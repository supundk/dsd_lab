==> flow/design.v <==
module cascaded_cla_adder (
	input logic [31:0] a,
	input logic [31:0] b,
	input logic cin,
	output logic [31:0] s,
	output logic cout);
	logic [4:0] carry;
	genvar i;
    generate
        for (i = 0; i < 4; i = i + 1) begin : adders
            n_bit_cla_adder adder(
                .a(a[8*i + 7 : 8*i]),
                .b(b[8*i + 7 : 8*i]),
                .s(s[8*i + 7 : 8*i]),
                .cin(carry[i]),
                .cout(carry[i+1])
            );
        end
    endgenerate
    assign carry[0] = cin;
    assign cout = carry[4];    
endmodule
`timescale 1ns / 1ps
module cascaded_sequential_adder (
    input logic [31:0] a,
	input logic [31:0] b,
	input logic cin, clk,
	output logic [31:0] s,
	output logic cout
    );
    logic [31:0] a_saved, b_saved, s_saved;
    logic cin_saved, cout_saved; 
    always_ff@(posedge clk) begin
        a_saved <= a;
        b_saved <= b;
        cin_saved <= cin;
        s <= s_saved;
        cout <= cout_saved;
    end
    cascaded_cla_adder adder(
        .a(a_saved),
        .b(b_saved),
        .s(s_saved),
        .cin(cin_saved),
        .cout(cout_saved)
    );
endmodule
module n_bit_cla_adder
 #(parameter N=8)(
    input logic [N-1:0] a, b,
    input logic cin,
    output logic [N-1:0] s,
    output logic cout
);
    logic [N:0] carry;
    assign carry[0] = cin;
    genvar i;
    generate
        for (i = 0; i < N; i = i + 1) begin : cla
            assign carry[i+1] = (a[i] & b[i]) | ( (a[i]^b[i]) & carry[i]);
        end
    endgenerate
	assign cout = carry[N];
	assign s = a^b^carry;
endmodule
Step by step through the tools: cascaded_sequential_adder. Tool output for the design above, in the order of the flow. Lines are those of the file above, counted from 1. Operators: Yosys type, input widths -> output width; for muxes data width and select width s. Library cell names are shortened. Not given: --

Top: cascaded_sequential_adder. Clock input: clk. Library: sky130hd. Library corner: tt_025C_1v80.

Word level. Yosys after proc, flatten, opt, wreduce and memory -nomap, before mapping. Enables and synchronous resets that opt folds into registers are not counted as muxes. Memory bits, and registers merged into a memory's read port (data or address), are not among the register bits. Print and check cells are not counted. Equal cells are merged and count once.

For $add $sub $neg the number is 0. Under $mul stands 0. For div/mod/pow operators the number is 0. The entry for $lt $le $gt $ge reads 0. The figure for equality and inequality tests is 0. Under shift operators stands 0. Under mux-type cells stands 0. The entry for bitwise operators reads 136. The figure for reductions and logical operators is 0.

Operators by type and width (number): $and 1x1->1 (64); $xor 8x8->8 (8); $or 1x1->1 (32); $xor 1x1->1 (32).

Register bits: 98. The figure for latch bits is 0. The entry for memory bits (writable) reads 0. For memory bits (read-only) the number is 0. Under clocked read ports x word width stands 0. The entry for memory cells reads 0. Under bits of input ports stands 66. The entry for output and inout port bits reads 33. The figure for elaborated cells is 141.

Longest topological paths. Yosys ltp: most cells in a row. Word level: on the elaborated netlist, between registers, memories and ports. Mapped: between sequential cells and ports; inverters and the memories' decode and read muxes count.

For word-level depth the number is 65. ABC_AREA: 0. Under mapped depth stands 36. The entry for depth with buffers taken out reads 36.

Synthesis result. Source: synth_stat.txt of the flow (Yosys; design flattened, memories mapped). It holds for the ABC_AREA given above (unset counts as 0); a run with the other value may have another netlist.

Standard cells after synthesis: 140. Under cell area after synthesis stands 2640.0 µm². The figure for flip-flop cells is 98. The figure for buffers is 0.

Cells by type: dfxtp_1 (number 98, total area 1.96E+03 µm²); fa_1 (number 32, total area 640.614 µm²); inv_1 (number 10, total area 37.536 µm²).

The figures by module come from a second, unflattened synthesis with its own total; it is not the netlist above.

Under cells (unflattened synthesis) stands 170. The entry for area (unflattened synthesis) reads 2752.6 µm².

Rows give one instance, submodules left out.

By module: cascaded_sequential_adder (instances 1, cells 98, area 1961.9 µm², seq. area 1961.9 µm²); n_bit_cla_adder (instances 4, cells 18, area 197.7 µm², seq. area 0.0 µm²); cascaded_cla_adder (instances 1, cells 0, area 0.0 µm², seq. area 0.0 µm²).

Path before layout. Source: OpenSTA report_checks on the synthesized netlist (no wires, ideal clock, input and output delay 20% of the period each), path of least setup slack; recovery checks are left aside. Register names are those of the netlist, which keeps one name where synthesis merged equal registers.

Path type: flip-flop to flip-flop. Start: register a_saved[0]. End: register s[31]. Under clock period stands 23.7 ns. The figure for setup time is 0.057 ns. Under time at the first pin stands 0.000 ns. For arrival the number is 13.604 ns. The figure for data required time is 23.643 ns. The figure for slack is 10.039 ns. Delay of the path: 13.661 ns. For driving pins on the path the number is 37. The figure for period reached after synthesis is 13.661 ns.

"delay of the path" = arrival - input delay + setup time. "driving pins on the path" counts driving pins, that of a launching flip-flop among them; a cell with two outputs on the path counts twice. "period reached after synthesis" is the clock period less the worst setup slack; recovery checks do not enter. This is arithmetic on one report: input and output delays are still those of the set period (20% each). The rows between start and end are the longest chain of elaborated cells between them; the timing report does not say that the signal goes this way. Where chains are equally long, one stands for them. Each line given opens the expression or statement behind the cell; cells for indexed reads and writes are added by Yosys, which also makes memories of some case tables.

Cells stage by stage: dfxtp_1 -> inv_1 -> fa_1 -> inv_1 -> fa_1 -> fa_1 -> fa_1 -> fa_1 -> fa_1 -> fa_1 -> fa_1 -> fa_1 -> fa_1 -> fa_1 -> fa_1 -> fa_1 -> fa_1 -> fa_1 -> fa_1 -> fa_1 -> fa_1 -> fa_1 -> fa_1 -> fa_1 -> fa_1 -> fa_1 -> fa_1 -> fa_1 -> fa_1 -> fa_1 -> fa_1 -> fa_1 -> fa_1 -> fa_1 -> inv_1 -> fa_1 -> inv_1. Under cells in the longest elaborated chain stands 64. For elaborated cells between the ends (all ways) the number is 65. The figure for RTL lines with such cells is 2.

Ends and longest elaborated chain, post-synthesis: start: declaration (line 31) `logic [31:0] a_saved, b_saved, s_saved;`; start: assignment (line 34) `a_saved <= a;`; $xor 1x1->1 (line 60) `assign carry[i+1] = (a[i] & b[i]) | ( (a[i]^b[i]) & carry[i]);`; $and 1x1->1 (line 60); $or 1x1->1 (line 60); $and 1x1->1 (line 60); $or 1x1->1 (line 60); $and 1x1->1 (line 60); $or 1x1->1 (line 60); (+50 left out); $and 1x1->1 (line 60); $or 1x1->1 (line 60); $and 1x1->1 (line 60); $or 1x1->1 (line 60); $and 1x1->1 (line 60); $or 1x1->1 (line 60); $xor 8x8->8 (line 64) `assign s = a^b^carry;`; end: assignment (line 37) `s <= s_saved;`; end: declaration (line 28) `output logic [31:0] s,`.

Path in the finished layout. Path of least setup slack in the final report of run 1 (OpenROAD, finished layout, wires in). Where an end is a register, its clock arrival counts in the times.

Path type: flip-flop to flip-flop. Start: register a_saved[0]. End: register s[31]. Under clock period stands 24.1 ns. The figure for setup time is 0.05 ns. Under time at the first pin stands 0.35 ns. For arrival the number is 14.68 ns. The figure for data required time is 24.40 ns. The figure for slack is 9.72 ns. For driving pins on the path the number is 37.

The rows between start and end are the longest chain of elaborated cells between them; the timing report does not say that the signal goes this way. Where chains are equally long, one stands for them.

Cells stage by stage: dfxtp_1 -> inv_1 -> fa_1 -> inv_1 -> fa_1 -> fa_1 -> fa_1 -> fa_1 -> fa_1 -> fa_1 -> fa_1 -> fa_1 -> fa_1 -> fa_1 -> fa_1 -> fa_1 -> fa_1 -> fa_1 -> fa_1 -> fa_1 -> fa_1 -> fa_1 -> fa_1 -> fa_1 -> fa_1 -> fa_1 -> fa_1 -> fa_1 -> fa_1 -> fa_1 -> fa_1 -> fa_1 -> fa_1 -> fa_1 -> inv_1 -> fa_1 -> inv_1. Under cells in the longest elaborated chain stands 64. For elaborated cells between the ends (all ways) the number is 65. The figure for RTL lines with such cells is 2.

Ends and longest elaborated chain, post-layout: start: declaration (line 31) `logic [31:0] a_saved, b_saved, s_saved;`; start: assignment (line 34) `a_saved <= a;`; $xor 1x1->1 (line 60) `assign carry[i+1] = (a[i] & b[i]) | ( (a[i]^b[i]) & carry[i]);`; $and 1x1->1 (line 60); $or 1x1->1 (line 60); $and 1x1->1 (line 60); $or 1x1->1 (line 60); $and 1x1->1 (line 60); $or 1x1->1 (line 60); (+50 left out); $and 1x1->1 (line 60); $or 1x1->1 (line 60); $and 1x1->1 (line 60); $or 1x1->1 (line 60); $and 1x1->1 (line 60); $or 1x1->1 (line 60); $xor 8x8->8 (line 64) `assign s = a^b^carry;`; end: assignment (line 37) `s <= s_saved;`; end: declaration (line 28) `output logic [31:0] s,`.

Subject: flow runs of cascaded_sequential_adder

Hi,

Settings and measured results of 2 stored flow runs for module cascaded_sequential_adder (sky130hd), not sorted in any way. The constraints put input and output delay at 20% of the set period each and load the outputs with 0.01 pF. "achieved period": clock period set for the run, less the worst setup slack. It is reckoned from that one timing run; input and output delays stay at 20% of the period that was set. "worst setup path time": the worst setup path's part of the clock period (all of it between registers, 20% less for each end at a port) less its slack. A launch clock that arrives late makes it longer, a capture clock that arrives late makes it shorter. "power" rests on the timing tool's default activity at the inputs, not on a simulated workload.

Files of run 1:
==> flow/run.sh <==
#!/bin/bash
# the make line also repeats the synthesis and layout settings of config.mk as NAME=value (left out here)
make -C /OpenROAD-flow-scripts/flow DESIGN_CONFIG=/design/flow/config.mk WORK_HOME=/design/flow/orfs CLKGATE_MAP_FILE= finish
==> flow/config.mk <==
export PLATFORM = sky130hd
export DESIGN_NAME = cascaded_sequential_adder
export DESIGN_NICKNAME = cascaded_sequential_adder
export VERILOG_FILES = /design/flow/design.v
export SDC_FILE = /design/flow/constraint.sdc
export NUM_CORES = 4
export LEC_CHECK = 0
export CAP_MARGIN = 40
export CORE_MARGIN = 4
export CORE_UTILIZATION = 57
export CTS_CLUSTER_SIZE = 69
export GPL_ROUTABILITY_DRIVEN = 1
export GPL_TIMING_DRIVEN = 0
export MIN_ROUTING_LAYER = met2
export PLACE_DENSITY_LB_ADDON = 0.18
export SLEW_MARGIN = 20
export TNS_END_PERCENT = 90
==> flow/constraint.sdc <==
create_clock -name core_clock -period 24.1 [get_ports {clk}]
set_input_delay 4.8200 -clock core_clock [delete_from_list [all_inputs] [get_ports {clk}]]
set_output_delay 4.8200 -clock core_clock [all_outputs]
set_load 0.01 [all_outputs]

Results of run 1. The achieved period is 14.382 ns. The worst setup path time comes to 14.38 ns. Worst path kind: flip-flop to flip-flop. The measured total negative slack on setup checks is 0.000 ns. The worst hold slack in the final report comes to 0.500 ns. The power comes to 328.9 uW. The measured total die area is 5784.4 µm². For the cell area after synthesis the run shows 2640.0 µm². For the standard-cell area after layout the run shows 3857.4 µm². For the post-layout utilization the run shows 87.4 %. The measured worst setup slack after layout is 9.718 ns.

Files of run 2:
==> flow/run.sh <==
#!/bin/bash
# the make line also repeats the synthesis and layout settings of config.mk as NAME=value (left out here)
make -C /OpenROAD-flow-scripts/flow DESIGN_CONFIG=/design/flow/config.mk WORK_HOME=/design/flow/orfs CLKGATE_MAP_FILE= finish
==> flow/config.mk <==
export PLATFORM = sky130hd
export DESIGN_NAME = cascaded_sequential_adder
export DESIGN_NICKNAME = cascaded_sequential_adder
export VERILOG_FILES = /design/flow/design.v
export SDC_FILE = /design/flow/constraint.sdc
export NUM_CORES = 4
export LEC_CHECK = 0
export ABC_AREA = 0
export CAP_MARGIN = 20
export CELL_PAD_IN_SITES_DETAIL_PLACEMENT = 1
export CORE_ASPECT_RATIO = 0.51
export CORE_MARGIN = 2
export CORE_UTILIZATION = 37
export CTS_CLUSTER_DIAMETER = 193
export GPL_TIMING_DRIVEN = 0
export MAX_ROUTING_LAYER = met4
export PLACE_DENSITY_LB_ADDON = 0.22
export SETUP_SLACK_MARGIN = 3.27
export SLEW_MARGIN = 20
==> flow/constraint.sdc <==
create_clock -name core_clock -period 14.9 [get_ports {clk}]
set_input_delay 2.9800 -clock core_clock [delete_from_list [all_inputs] [get_ports {clk}]]
set_output_delay 2.9800 -clock core_clock [all_outputs]
set_load 0.01 [all_outputs]

Results of run 2. The achieved period is 11.871 ns. The worst setup path time comes to 11.87 ns. Worst path kind: flip-flop to flip-flop. The measured total negative slack on setup checks is 0.000 ns. The worst hold slack in the final report comes to 0.540 ns. The power comes to 597.4 uW. The measured total die area is 7865.7 µm². For the cell area after synthesis the run shows 2640.0 µm². For the standard-cell area after layout the run shows 4100.2 µm². For the post-layout utilization the run shows 61.0 %. The measured worst setup slack after layout is 3.029 ns.

Regards
